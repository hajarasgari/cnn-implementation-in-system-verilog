==> flow/design.v <==
package pkg_parameters;
  parameter real CLK_FREQ_MHz = 100;
  parameter NUM_CLK_RECEIVER_CYCLES = CLK_FREQ_MHz * 10**6;
  parameter LED_OK_ON = 0;  
  parameter LED_OK_OFF = 1; 
  parameter INPUT_SOUND_RESOLUTION = 16;
  parameter SAMPLING_RATE = 48;  
  parameter SAMPLE_CLOCK = 2083;  
  parameter INPUT_SOUND_ADDRWIDE = 12;
  parameter TIME_WINDOW = 10;
  parameter SOUND_SOURCE_LENGHT = SAMPLING_RATE*TIME_WINDOW;
  parameter CAR_NUM_CHANNELS = 16;
  parameter CAR_FRC_BIT_RESOLUTION = 10;
  parameter CAR_INT_BIT_RESOLUTION = 25;
  parameter CAR_NUM_BIT_RESOLUTION_PARAM = 1+CAR_FRC_BIT_RESOLUTION;
  parameter CAR_NUM_BIT_RESOLUTION_DATA = 1+CAR_INT_BIT_RESOLUTION+CAR_FRC_BIT_RESOLUTION;
  parameter CAR_ADDR_WIDTH = 6;
  parameter REC_IMG_H = 9;
  parameter REC_IMG_W = 12;
  parameter REC_EXTRACT_START_ROW = (REC_IMG_H-1)/2;        
  parameter F_IN_W1             = REC_IMG_W;
  parameter F_IN_H1             = REC_IMG_H;
  parameter F_IN_D1             = 1;
  parameter F_OUT_W1            = (F_IN_W1-2)/2;
  parameter F_OUT_H1            = (F_IN_H1-2)/2;
  parameter F_OUT_D1            = 1;
  parameter KERNEL_SIZE         = 3;
  parameter STRIDE              = 2;
  parameter PADDING             = 0;
  parameter NUM_NEURONS         = 65; 
  parameter NUM_CLASSES         = 2;
  parameter FLATTEN_IN_WXH      = F_OUT_W1*F_OUT_H1;
  parameter FLATTEN_OUT_SIZE    = FLATTEN_IN_WXH*F_OUT_D1;  
  parameter RELU_ENABLE = 0;
  parameter MAXPOOLING_ENABLE = 1;
  parameter INPUT_BIT_RESOLUTION = 8;
  parameter FEATURE_MAP_RESOLUTION = 8;
  parameter FEATURE_MAP_ADDRWIDE = 12;  
  parameter KERNEL_WEIGHTS_RESOLUTION = 8;
  parameter KERNEL_WEIGHTS_ADDRWIDE = 12;
  parameter KERNEL_BIAS_RESOLUTION = 32;
  parameter KERNEL_BIAS_ADDRWIDE = 12;
  parameter DENSE_WEIGHTS_RESOLUTION = 8;
  parameter DENSE_WEIGHTS_ADDRWIDE = 12;
  parameter DENSE_BIAS_RESOLUTION = 32;
  parameter DENSE_BIAS_ADDRWIDE = 12;
  parameter INITFILE_Z1_INIT               = "../../../../test/mem/para_mem_FRC10/z1_init.txt";
  parameter INITFILE_Z2_INIT               = "../../../../test/mem/para_mem_FRC10/z2_init.txt";
  parameter INITFILE_Y_INIT                = "../../../../test/mem/para_mem_FRC10/y_init.txt";
  parameter INITFILE_A0                    = "../../../../test/mem/para_mem_FRC10/a0.txt";
  parameter INITFILE_C0                    = "../../../../test/mem/para_mem_FRC10/c0.txt";
  parameter INITFILE_R                     = "../../../../test/mem/para_mem_FRC10/r.txt";
  parameter INITFILE_G                     = "../../../../test/mem/para_mem_FRC10/g.txt";
  parameter INITFILE_H                     = "../../../../test/mem/para_mem_FRC10/h.txt";
  parameter INITFILE_CONV2D_L1_WEIGHT      = "../../../../test/mem/cnn_param_mem/conv2d_1_weights.txt";
  parameter INITFILE_CONV2D_L1_BIAS        = "../../../../test/mem/cnn_param_mem/conv2d_1_biases.txt";
  parameter INITFILE_CONV2D_L1_M0          = "../../../../test/mem/cnn_param_mem/conv2d_1_m0.txt";
  parameter INITFILE_CONV2D_L1_N           = "../../../../test/mem/cnn_param_mem/conv2d_1_n.txt";
  parameter INITFILE_CONV2D_L1_B           = "../../../../test/mem/cnn_param_mem/conv2d_1_b.txt";
  parameter INITFILE_CONV2D_L1_Z3          = "../../../../test/mem/cnn_param_mem/conv2d_1_z3.txt";
  parameter INITFILE_DENSE_L1_WEIGHT       = "../../../../test/mem/cnn_param_mem/dense_1_weights.txt";
  parameter INITFILE_DENSE_L1_BIAS         = "../../../../test/mem/cnn_param_mem/dense_1_biases.txt";
  parameter INITFILE_DENSE_L1_M0           = "../../../../test/mem/cnn_param_mem/dense_1_m0.txt";
  parameter INITFILE_DENSE_L1_N            = "../../../../test/mem/cnn_param_mem/dense_1_n.txt";
  parameter INITFILE_DENSE_L1_B            = "../../../../test/mem/cnn_param_mem/dense_1_b.txt";
  parameter INITFILE_DENSE_L1_Z3           = "../../../../test/mem/cnn_param_mem/dense_1_z3.txt";
  parameter INITFILE_DENSE_L2_WEIGHT       = "../../../../test/mem/cnn_param_mem/dense_2_weights.txt";
  parameter INITFILE_DENSE_L2_BIAS         = "../../../../test/mem/cnn_param_mem/dense_2_biases.txt";
  parameter INITFILE_DENSE_L2_M0           = "../../../../test/mem/cnn_param_mem/dense_2_m0.txt";
  parameter INITFILE_DENSE_L2_N            = "../../../../test/mem/cnn_param_mem/dense_2_n.txt";
  parameter INITFILE_DENSE_L2_B            = "../../../../test/mem/cnn_param_mem/dense_2_b.txt";
  parameter INITFILE_DENSE_L2_Z3           = "../../../../test/mem/cnn_param_mem/dense_2_z3.txt";
  parameter SIM_FILEPATH                   = "../../../../../../..";
  parameter INITFILE_SOUND_M1              = "../../../../datasets/AVA_dataset/test/mem/5xtw_0_ADI_PINK_D1D2_02_sound_m1.txt";
  parameter INITFILE_SOUND_M2              = "../../../../datasets/AVA_dataset/test/mem/5xtw_0_ADI_PINK_D1D2_02_sound_m2.txt";   
  parameter INITFILE_CNN_TEST_INPUT        = "../../../../test/feature_ins/mem/quantized_xtest_all7000.txt";
endpackage 
module rst_continues (
    input clk,
    output out
  );
  localparam CTR_SIZE = 32;
  reg [CTR_SIZE-1:0] ctr_d = {CTR_SIZE{1'b0}};
  reg [CTR_SIZE-1:0] ctr_q = {CTR_SIZE{1'b0}};
  assign out = (ctr_q == {CTR_SIZE{1'b1}}) ? 1'b0 : 1'b1;
  always @(*) begin
    ctr_d = ctr_q + 1'b1; 
  end
  always @(posedge clk) begin
    ctr_q <= ctr_d;
  end
endmodule
# [Step by step through the tools: rst_continues]
# The steps from the RTL of rst_continues to its reports follow in flow order.
# Lines are those of the file above, counted from 1.
# Operators: Yosys type, input widths -> output width; for muxes data width and select width s.
# Cell names lack the library's common part.
# The mark n/a stands for no value.
[setup] design="rst_continues" clk_port="clk" lib="sky130hd" pvt_corner="tt_025C_1v80"

# [Word level]
# Counts by Yosys on the flattened word-level netlist (proc, flatten, opt, wreduce; memories kept). Register bits leave out memories and registers merged into their read ports (data or address); mux counts leave out enables and synchronous resets folded into registers. Print and check cells are left out. Cells with the same type and inputs are merged into one.
[op_classes] n_mux=1 n_eq=1 add_sub_neg=1
[op_table] op="$add 32x1->32 const B" count=1
[op_table] op="$eq 32x32->1 const B" count=1
[op_table] op="$mux 1" count=1
[word_totals] out_inout_bits=1 wordCells=4 regBits=32 in_bits=1

# [Longest topological paths]
# Yosys ltp: most cells in a row. Word level: on the elaborated netlist, between registers, memories and ports. Mapped: between sequential cells and ports; inverters and the memories' decode and read muxes count.
[depth] ltp_word=2 abc_area=0 ltp_mapped=5

# [Mapped cells and area]
# The flow's flattened synthesis, as Yosys stat reports it; memories are mapped. The netlist is that of the ABC_AREA named above (0 if unset); the other value can give another one.
# The area totals of this step are shown rounded.
[mapped] ffs=32 yosys_area_um2=1320 buf_cells=0 stdcells=128
[by_type] cell_type="dfxtp_1" count=32
[by_type] cell_type="xnor2_1" count=17
[by_type] cell_type="xor2_1" count=13
[by_type] cell_type="nand3_1" count=12
[by_type] cell_type="nand4_1" count=8
[by_type] cell_type="and4_1" count=5
[by_type] cell_type="nand2_1" count=11
[by_type] cell_type="and3_1" count=6
[by_type] cell_type="nor3_1" count=6
[by_type] cell_type="nor4b_2" count=2
[by_type] cell_type="and4_4" count=2
[by_type] cell_type="nand4_4" count=1
[by_type] cell_type="nor4_1" count=3
[by_type] cell_type="ha_1" count=1
[by_type] cell_type="nor2_1" count=3
[by_type] cell_type="nand3_2" count=1
[by_type] cell_type="or4_1" count=1
[by_type] cell_type="and2_1" count=1
# Not listed: further types 3, cells in them 3.

# [Worst setup path after synthesis]
# OpenSTA on the mapped netlist: ideal clock, no wires. The path of least setup slack (recovery checks aside). Input and output delay are each 20% of the period. Register names are those of the netlist, which keeps one name where synthesis merged equal registers.
[synth_timing] kind="reg-to-output" from="reg ctr_q[0]" to="out out" delay_ns=1.462 required_ns=3.184 output_delay_ns=0.796 tclk_ns=3.98 arrival_ns=1.462 stages=5 setup_slack_ns=1.722 period_less_setup_slack_ns=2.258
# "delay_ns" is the arrival time less input delay plus setup time.
# A path that ends at an output port has no setup time.
# "stages": output pins that drive a net of the path, with the launching flip-flop's if there is one; two outputs of one cell count as two.
# "period_less_setup_slack_ns" = period - worst setup slack (recovery checks aside). The figure is calculated, with input and output delays left at 20% of the set period.
# The rows between start and end are the longest chain of elaborated cells between them; the timing report does not say that the signal goes this way. Where chains are equally long, one stands for them.
# A line is the first line of the expression or statement that the cell stems from. Yosys adds cells for indexed reads and writes and turns some case tables into memories.
[synth_between] path_cell_list="dfxtp_1 > ha_1 > and3_1 > nand4_4 > or4_1" elab_chain_len=2
[synth_rtl] element="start: declaration" line=84 text="reg [CTR_SIZE-1:0] ctr_q = {CTR_SIZE{1'b0}};"
[synth_rtl] element="start: assignment" line=90 text="ctr_q <= ctr_d;"
[synth_rtl] element="$eq 32x32->1" line=85 text="assign out = (ctr_q == {CTR_SIZE{1'b1}}) ? 1'b0 : 1'b1;"
[synth_rtl] element="$mux 1" line=85
[synth_rtl] element="end: declaration" line=80 text="output out"

# [Path in the finished layout]
# Path of least setup slack in the final report of stored run 1 (OpenROAD, finished layout, wires in). Where an end is a register, its clock arrival counts in the times.
[layout_timing] kind="reg-to-output" from="reg ctr_q[1]" to="out out" arrival_ns=1.92 required_ns=2.75 tclk_ns=3.44 stages=6 output_delay_ns=0.69 setup_slack_ns=0.84
# The rows between start and end are the longest chain of elaborated cells between them; the timing report does not say that the signal goes this way. Where chains are equally long, one stands for them.
[layout_between] path_cell_list="dfxtp_1 > ha_2 > and3_4 > nand4_4 > or4_1 > dlymetal6s2s_1" elab_chain_len=2
[layout_rtl] element="start: declaration" line=84 text="reg [CTR_SIZE-1:0] ctr_q = {CTR_SIZE{1'b0}};"
[layout_rtl] element="start: assignment" line=90 text="ctr_q <= ctr_d;"
[layout_rtl] element="$eq 32x32->1" line=85 text="assign out = (ctr_q == {CTR_SIZE{1'b1}}) ? 1'b0 : 1'b1;"
[layout_rtl] element="$mux 1" line=85
[layout_rtl] element="end: declaration" line=80 text="output out"

Add stored flow runs of rst_continues

Record of 2 stored runs of the RTL-to-layout flow on rst_continues, platform sky130hd. The runs are unordered. Constraints: input delay and output delay 20% of the set period each, output load 0.01 pF.
By "achieved clock period" is meant the clock period of the run minus its worst setup slack. This is arithmetic on one report: input and output delays are still those of the set period (20% each).
"power" is the tool's figure for a default switching activity; nothing was simulated.
The measured numbers are rounded.
[stored run 1] settings: period_ns=3.44, CORE_UTILIZATION=18, SETUP_SLACK_MARGIN=0.47, PLACE_DENSITY_LB_ADDON=0.27, CORE_MARGIN=7, CELL_PAD_IN_SITES_DETAIL_PLACEMENT=1, TNS_END_PERCENT=35, ABC_AREA=0, CTS_CLUSTER_DIAMETER=209, CAP_MARGIN=25, SLEW_MARGIN=5, MAX_ROUTING_LAYER=met4
[stored run 1] result: chip area after synthesis (Yosys) 1320 µm², die area 9940 µm², utilization 22.0%, worst setup slack after layout 0.836 ns, total negative slack 0.000 ns, worst hold slack 0.412 ns, power 729 uW, achieved clock period 2.604 ns
[stored run 2] settings: period_ns=3.27, CORE_UTILIZATION=71, PLACE_DENSITY_LB_ADDON=0.24, CORE_MARGIN=8, ABC_AREA=0, GPL_TIMING_DRIVEN=1, CAP_MARGIN=0, SLEW_MARGIN=30
[stored run 2] result: chip area after synthesis (Yosys) 1320 µm², die area 3500 µm², utilization 81.5%, worst setup slack after layout 0.305 ns, total negative slack 0.000 ns, worst hold slack 0.434 ns, power 616 uW, achieved clock period 2.965 ns
